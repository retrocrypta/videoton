==> flow/design.v <==
module sdram (
	inout reg [15:0]    sd_data,     
	output reg [12:0]   sd_addr,     
	output reg [1:0]    sd_dqm,      
	output reg [1:0]    sd_ba,       
	output              sd_cs,       
	output              sd_we,       
	output              sd_ras,      
	output              sd_cas,      
	input               init,			 
	input               clk,			 
	input               clkref,		 
	input [7:0]         din,			 
	output reg [7:0]    dout,        
	input [24:0]        addr,        
	input               oe,          
	input               we           
);
localparam RASCAS_DELAY   = 3'd2;    
localparam BURST_LENGTH   = 3'b000;  
localparam ACCESS_TYPE    = 1'b0;    
localparam CAS_LATENCY    = 3'd2;    
localparam OP_MODE        = 2'b00;   
localparam NO_WRITE_BURST = 1'b1;    
localparam MODE = { 3'b000, NO_WRITE_BURST, OP_MODE, CAS_LATENCY, ACCESS_TYPE, BURST_LENGTH}; 
localparam STATE_IDLE      = 3'd0;    
localparam STATE_CMD_CONT  = STATE_IDLE + RASCAS_DELAY;  
localparam STATE_CMD_READ  = STATE_CMD_CONT + CAS_LATENCY + 1'd1;  
localparam STATE_LAST      = 3'd5;    
reg [2:0] q  ;
reg clkref_d;
always @(posedge clk) begin
	clkref_d <= clkref;
	if (~clkref_d & clkref) q <= 3'd1;
	else if (q == STATE_LAST) q <= 0;
	else q <= q + 1'd1;
end
reg [4:0] reset;
always @(posedge clk) begin
	if(init)	reset <= 5'h1f;
	else if((q == STATE_LAST) && (reset != 0))
		reset <= reset - 5'd1;
end
localparam CMD_INHIBIT         = 4'b1111;
localparam CMD_NOP             = 4'b0111;
localparam CMD_ACTIVE          = 4'b0011;
localparam CMD_READ            = 4'b0101;
localparam CMD_WRITE           = 4'b0100;
localparam CMD_BURST_TERMINATE = 4'b0110;
localparam CMD_PRECHARGE       = 4'b0010;
localparam CMD_AUTO_REFRESH    = 4'b0001;
localparam CMD_LOAD_MODE       = 4'b0000;
reg [3:0] sd_cmd;    
assign sd_cs  = sd_cmd[3];
assign sd_ras = sd_cmd[2];
assign sd_cas = sd_cmd[1];
assign sd_we  = sd_cmd[0];
wire [12:0] reset_addr = (reset == 13)?13'b0010000000000:MODE;
reg oe_latch, we_latch;
reg oe_old, we_old;
wire oe_next = ~oe_old & oe;
wire we_next = ~we_old & we;
always @(posedge clk) begin
	sd_cmd <= CMD_INHIBIT;
	sd_data <= 16'bZZZZZZZZZZZZZZZZ;
	if(reset != 0) begin
		{oe_latch, we_latch} <= 0;
		sd_dqm <= 2'b11;
		sd_addr <= reset_addr;
		if(q == STATE_IDLE) begin
			if(reset == 13)  sd_cmd <= CMD_PRECHARGE;
			if(reset ==  2)  sd_cmd <= CMD_LOAD_MODE;
		end
	end else begin
		sd_dqm <= 2'b00;
		oe_old <= oe;
		we_old <= we;
		if(q == STATE_IDLE) begin
			{oe_latch, we_latch} <= {oe_next, we_next};
			if(we_next || oe_next) begin
				sd_cmd <= CMD_ACTIVE;
				sd_addr <= addr[21:9];
				sd_ba <= addr[23:22];
			end
			else sd_cmd <= CMD_AUTO_REFRESH;
		end else if(q == STATE_CMD_CONT) begin
			if(we_latch || oe_latch) sd_addr <= { 4'b0010, addr[8:0]};
			if(we_latch) begin
				sd_cmd <= CMD_WRITE;
				sd_data <= {din, din};
			end
			else if(oe_latch) sd_cmd <= CMD_READ;
		end else if(q == STATE_CMD_READ) begin
			if(oe_latch) dout <= sd_data[7:0];
		end
	end
end
endmodule
From RTL to reports: sdram
What the tools print for sdram, step after step.
Lines are those of the file above, counted from 1.
Cell names lack the library's common part.
{"block": "design", "top": "sdram", "clk_port": "clk", "library": "sky130hd", "pvt_corner": "tt_025C_1v80"}

Word-level counts
Source: Yosys, flattened and elaborated, memories not mapped. Widths are those after wreduce. Registers that Yosys merges into a memory's read port (data or address) are not register bits. Print and check cells do not count. Equal cells are merged and count once.
{"block": "bits", "ff_bits": 58, "input_bits": 38, "output_inout_bits": 45}
{"block": "op_classes", "addsub": 2, "equal": 5, "n_mux": 21, "n_logic": 9, "n_reduce_logical": 11}
{"block": "ops", "cell": "two-way mux 13 bit", "count": 5}
{"block": "ops", "cell": "two-way mux 16 bit", "count": 4}
{"block": "ops", "cell": "two-way mux 4 bit", "count": 8}
{"block": "ops", "cell": "two-way mux 11 bit", "count": 1}
{"block": "ops", "cell": "NOT 1 bit", "count": 6}
{"block": "ops", "cell": "AND reduction 3 bit", "count": 2}
{"block": "ops", "cell": "nonzero test 3 bit", "count": 2}
{"block": "ops", "cell": "subtractor 5 x 1 -> 5 bit (second input constant)", "count": 1}
{"block": "ops", "cell": "equality test 5 x 2 -> 1 bit (second input constant)", "count": 1}
{"block": "ops", "cell": "equality test 5 x 4 -> 1 bit (second input constant)", "count": 1}
{"block": "ops", "cell": "AND reduction 5 bit", "count": 1}
{"block": "ops", "cell": "nonzero test 5 bit", "count": 1}
{"block": "ops", "cell": "two-way mux 2 bit", "count": 2}
{"block": "ops", "cell": "AND 1 bit", "count": 3}
{"block": "ops", "cell": "adder 3 x 1 -> 3 bit (second input constant)", "count": 1}
{"block": "ops", "cell": "equality test 3 x 2 -> 1 bit (second input constant)", "count": 1}
{"block": "ops", "cell": "!= test 3 x 2 -> 1 bit (second input constant)", "count": 1}
{"block": "ops", "cell": "equality test 3 bit (second input constant)", "count": 1}
{"block": "ops", "cell": "zero test 3 bit", "count": 1}
{"block": "ops", "cell": "logical OR 1 bit", "count": 2}
{"block": "ops", "cell": "OR reduction 2 bit", "count": 1}
{"block": "ops", "cell": "logical AND 1 bit", "count": 1}
{"block": "ops", "cell": "two-way mux 1 bit", "count": 1}

Longest topological paths
Depth = most cells in a row (Yosys ltp): at word level without a register or memory, in the mapped netlist without a sequential cell, where the memories' decode and read muxes count.
{"block": "logic_depth", "depth_word": 6, "ABC_AREA": 0, "mapped_depth": 7}

Netlist
Source: synth_stat.txt of the flow (Yosys; design flattened, memories mapped). It holds for the ABC_AREA given above (unset counts as 0); a run with the other value may have another netlist.
Totals and module areas in this step are rounded.
{"block": "synth_totals", "stdcells": 141, "yosys_area_um2": 1920, "sequential_area_um2": 1230, "ff_cells": 49, "buf_cells": 13}
{"block": "types", "type": "edfxtp_1", "count": 25, "area_total_um2": 750.72}
{"block": "types", "type": "dfxtp_1", "count": 24, "area_total_um2": 480.461}
{"block": "types", "type": "ha_1", "count": 8, "area_total_um2": 100.096}
{"block": "types", "type": "a22o_1", "count": 10, "area_total_um2": 87.584}
{"block": "types", "type": "buf_4", "count": 10, "area_total_um2": 75.072}
{"block": "types", "type": "o311ai_0", "count": 3, "area_total_um2": 26.275}
{"block": "types", "type": "nand3_1", "count": 5, "area_total_um2": 25.024}
{"block": "types", "type": "nor2b_1", "count": 4, "area_total_um2": 25.024}
{"block": "types", "type": "nor4b_4", "count": 1, "area_total_um2": 23.773}
{"block": "types", "type": "buf_6", "count": 2, "area_total_um2": 22.522}
{"block": "types", "type": "inv_1", "count": 6, "area_total_um2": 22.522}
{"block": "types", "type": "nor2_4", "count": 2, "area_total_um2": 22.522}
{"block": "types", "type": "nor3_1", "count": 4, "area_total_um2": 20.019}
{"block": "types", "type": "and3_1", "count": 3, "area_total_um2": 18.768}
{"block": "types", "type": "nor2_1", "count": 5, "area_total_um2": 18.768}
{"block": "types", "type": "or3b_1", "count": 2, "area_total_um2": 17.517}
{"block": "types", "type": "a21o_1", "count": 2, "area_total_um2": 15.014}
{"block": "types", "type": "o21ai_0", "count": 3, "area_total_um2": 15.014}
Not listed: further types 18, cells in them 22.

Timing after synthesis
OpenSTA on the mapped netlist: ideal clock, no wires. The path of least setup slack (recovery checks aside). Input and output delay are each 20% of the period. Register names are those of the netlist, which keeps one name where synthesis merged equal registers.
{"block": "synth_timing", "kind": "reg2reg", "from": "register reset[0]", "to": "register sd_addr[0]", "clock_period_ns": 3.42, "t_first_pin_ns": 0.000, "arrival_time_ns": 2.142, "required_time_ns": 3.017, "path_slack_ns": 0.875, "delay_ns": 2.545, "stages": 8, "period_less_setup_slack_ns": 2.545}
"delay_ns" = arrival - input delay + setup time.
"stages": output pins that drive a net of the path, with the launching flip-flop's if there is one; two outputs of one cell count as two.
"period_less_setup_slack_ns" = period - worst setup slack (recovery checks aside). The figure is calculated, with input and output delays left at 20% of the set period.
The rows between start and end are the longest chain of elaborated cells between them; the timing report does not say that the signal goes this way. Where chains are equally long, one stands for them.
A line is the first line of the expression or statement that the cell stems from. Yosys adds cells for indexed reads and writes and turns some case tables into memories.
A register here has more assigning lines than the two given.
Only ways into the end's enable, where the timed path ends, are counted here.
{"block": "synth_between", "path_cell_list": "dfxtp_1 > inv_1 > ha_1 > nor4b_4 > inv_2 > nor2_4 > buf_6 > a21boi_0", "elab_chain_len": 3, "cells_between": 5, "cone_classes": "1 x eq/ne; 4 x reduce/logical"}
{"block": "synth_rtl", "item": "start, declared", "line": 38, "text": "reg [4:0] reset;"}
{"block": "synth_rtl", "item": "start, assigned", "line": 40, "text": "if(init) reset <= 5'h1f;"}
{"block": "synth_rtl", "item": "start, assigned", "line": 42, "text": "reset <= reset - 5'd1;"}
{"block": "synth_rtl", "item": "nonzero test 5 bit", "line": 66, "text": "if(reset != 0) begin"}
{"block": "synth_rtl", "item": "!= test 3 x 2 -> 1 bit"}
{"block": "synth_rtl", "item": "AND reduction 3 bit"}
{"block": "synth_rtl", "item": "end, assigned", "line": 69, "text": "sd_addr <= reset_addr;"}
{"block": "synth_rtl", "item": "end, assigned", "line": 82, "text": "sd_addr <= addr[21:9];"}
{"block": "synth_rtl", "item": "end, declared", "line": 3, "text": "output reg [12:0] sd_addr,"}

Path in the finished layout
Path of least setup slack in the final report of run 1 (OpenROAD, finished layout, wires in). Where an end is a register, its clock arrival counts in the times.
{"block": "layout_timing", "kind": "reg2reg", "from": "register reset[1]", "to": "register sd_addr[4]", "clock_period_ns": 2.05, "t_first_pin_ns": 0.29, "arrival_time_ns": 1.81, "required_time_ns": 2.12, "path_slack_ns": 0.31, "stages": 8}
The rows between start and end are the longest chain of elaborated cells between them; the timing report does not say that the signal goes this way. Where chains are equally long, one stands for them.
A register here has more assigning lines than the two given.
Only ways into the end's enable, where the timed path ends, are counted here.
{"block": "layout_between", "path_cell_list": "dfxtp_2 > inv_2 > ha_4 > nor4b_4 > buf_4 > o311ai_4 > a21boi_4 > clkbuf_16", "elab_chain_len": 3, "cells_between": 5, "cone_classes": "1 x eq/ne; 4 x reduce/logical"}
{"block": "layout_rtl", "item": "start, declared", "line": 38, "text": "reg [4:0] reset;"}
{"block": "layout_rtl", "item": "start, assigned", "line": 40, "text": "if(init) reset <= 5'h1f;"}
{"block": "layout_rtl", "item": "start, assigned", "line": 42, "text": "reset <= reset - 5'd1;"}
{"block": "layout_rtl", "item": "nonzero test 5 bit", "line": 66, "text": "if(reset != 0) begin"}
{"block": "layout_rtl", "item": "!= test 3 x 2 -> 1 bit"}
{"block": "layout_rtl", "item": "AND reduction 3 bit"}
{"block": "layout_rtl", "item": "end, assigned", "line": 69, "text": "sd_addr <= reset_addr;"}
{"block": "layout_rtl", "item": "end, assigned", "line": 82, "text": "sd_addr <= addr[21:9];"}
{"block": "layout_rtl", "item": "end, declared", "line": 3, "text": "output reg [12:0] sd_addr,"}

Data sheet: physical implementation of sdram

Measured data: module sdram, platform sky130hd, 2 stored runs of the flow under differing settings, order arbitrary. Input and output delays are each 20% of the period that was set; the output load is 0.01 pF.
By "timing.achieved_period_ns" is meant the clock period of the run minus its worst setup slack. This is arithmetic on one report: input and output delays are still those of the set period (20% each).
The measured numbers are rounded.

Run 1
==> flow/run.sh <==
#!/bin/bash
# the make line also repeats the synthesis and layout settings of config.mk as NAME=value (left out here)
make -C /OpenROAD-flow-scripts/flow DESIGN_CONFIG=/design/flow/config.mk WORK_HOME=/design/flow/orfs CLKGATE_MAP_FILE= finish
==> flow/config.mk <==
export PLATFORM = sky130hd
export DESIGN_NAME = sdram
export DESIGN_NICKNAME = sdram
export VERILOG_FILES = /design/flow/design.v
export SDC_FILE = /design/flow/constraint.sdc
export NUM_CORES = 4
export LEC_CHECK = 0
export ABC_AREA = 0
export CAP_MARGIN = 0
export CELL_PAD_IN_SITES_DETAIL_PLACEMENT = 1
export CORE_ASPECT_RATIO = 1.21
export CORE_MARGIN = 6
export CORE_UTILIZATION = 34
export CTS_CLUSTER_DIAMETER = 69
export HOLD_SLACK_MARGIN = 0.24
export PLACE_DENSITY = 0.36
export SETUP_SLACK_MARGIN = 0.54
export SLEW_MARGIN = 20
export TNS_END_PERCENT = 85
==> flow/constraint.sdc <==
create_clock -name core_clock -period 2.05 [get_ports {clk}]
set_input_delay 0.4100 -clock core_clock [delete_from_list [all_inputs] [get_ports {clk}]]
set_output_delay 0.4100 -clock core_clock [all_outputs]
set_load 0.01 [all_outputs]

==> results of run 1, as JSON <==
{
  "timing.achieved_period_ns": 1.741,
  "synthArea_um2": 1920,
  "timing.hold.ws_ns": 0.526,
  "design.die.area_um2": 7620,
  "final_util_frac": 0.607,
  "worstSetupSlack_ns": 0.309
}

Run 2
==> flow/run.sh <==
#!/bin/bash
# the make line also repeats the synthesis and layout settings of config.mk as NAME=value (left out here)
make -C /OpenROAD-flow-scripts/flow DESIGN_CONFIG=/design/flow/config.mk WORK_HOME=/design/flow/orfs CLKGATE_MAP_FILE= finish
==> flow/config.mk <==
export PLATFORM = sky130hd
export DESIGN_NAME = sdram
export DESIGN_NICKNAME = sdram
export VERILOG_FILES = /design/flow/design.v
export SDC_FILE = /design/flow/constraint.sdc
export NUM_CORES = 4
export LEC_CHECK = 0
export CAP_MARGIN = 0
export CELL_PAD_IN_SITES_GLOBAL_PLACEMENT = 1
export CORE_ASPECT_RATIO = 0.7
export CORE_MARGIN = 6
export CORE_UTILIZATION = 16
export CTS_CLUSTER_DIAMETER = 264
export GPL_ROUTABILITY_DRIVEN = 0
export GPL_TIMING_DRIVEN = 1
export HOLD_SLACK_MARGIN = 0.11
export MAX_ROUTING_LAYER = met5
export MIN_ROUTING_LAYER = met1
export SETUP_SLACK_MARGIN = -0.14
export SLEW_MARGIN = 0
export TNS_END_PERCENT = 70
==> flow/constraint.sdc <==
create_clock -name core_clock -period 1.76 [get_ports {clk}]
set_input_delay 0.3520 -clock core_clock [delete_from_list [all_inputs] [get_ports {clk}]]
set_output_delay 0.3520 -clock core_clock [all_outputs]
set_load 0.01 [all_outputs]

==> results of run 2, as JSON <==
{
  "timing.hold.ws_ns": 0.157,
  "timing.achieved_period_ns": 1.726,
  "worstSetupSlack_ns": 0.034,
  "final_util_frac": 0.267,
  "design.die.area_um2": 14800,
  "synthArea_um2": 1920
}
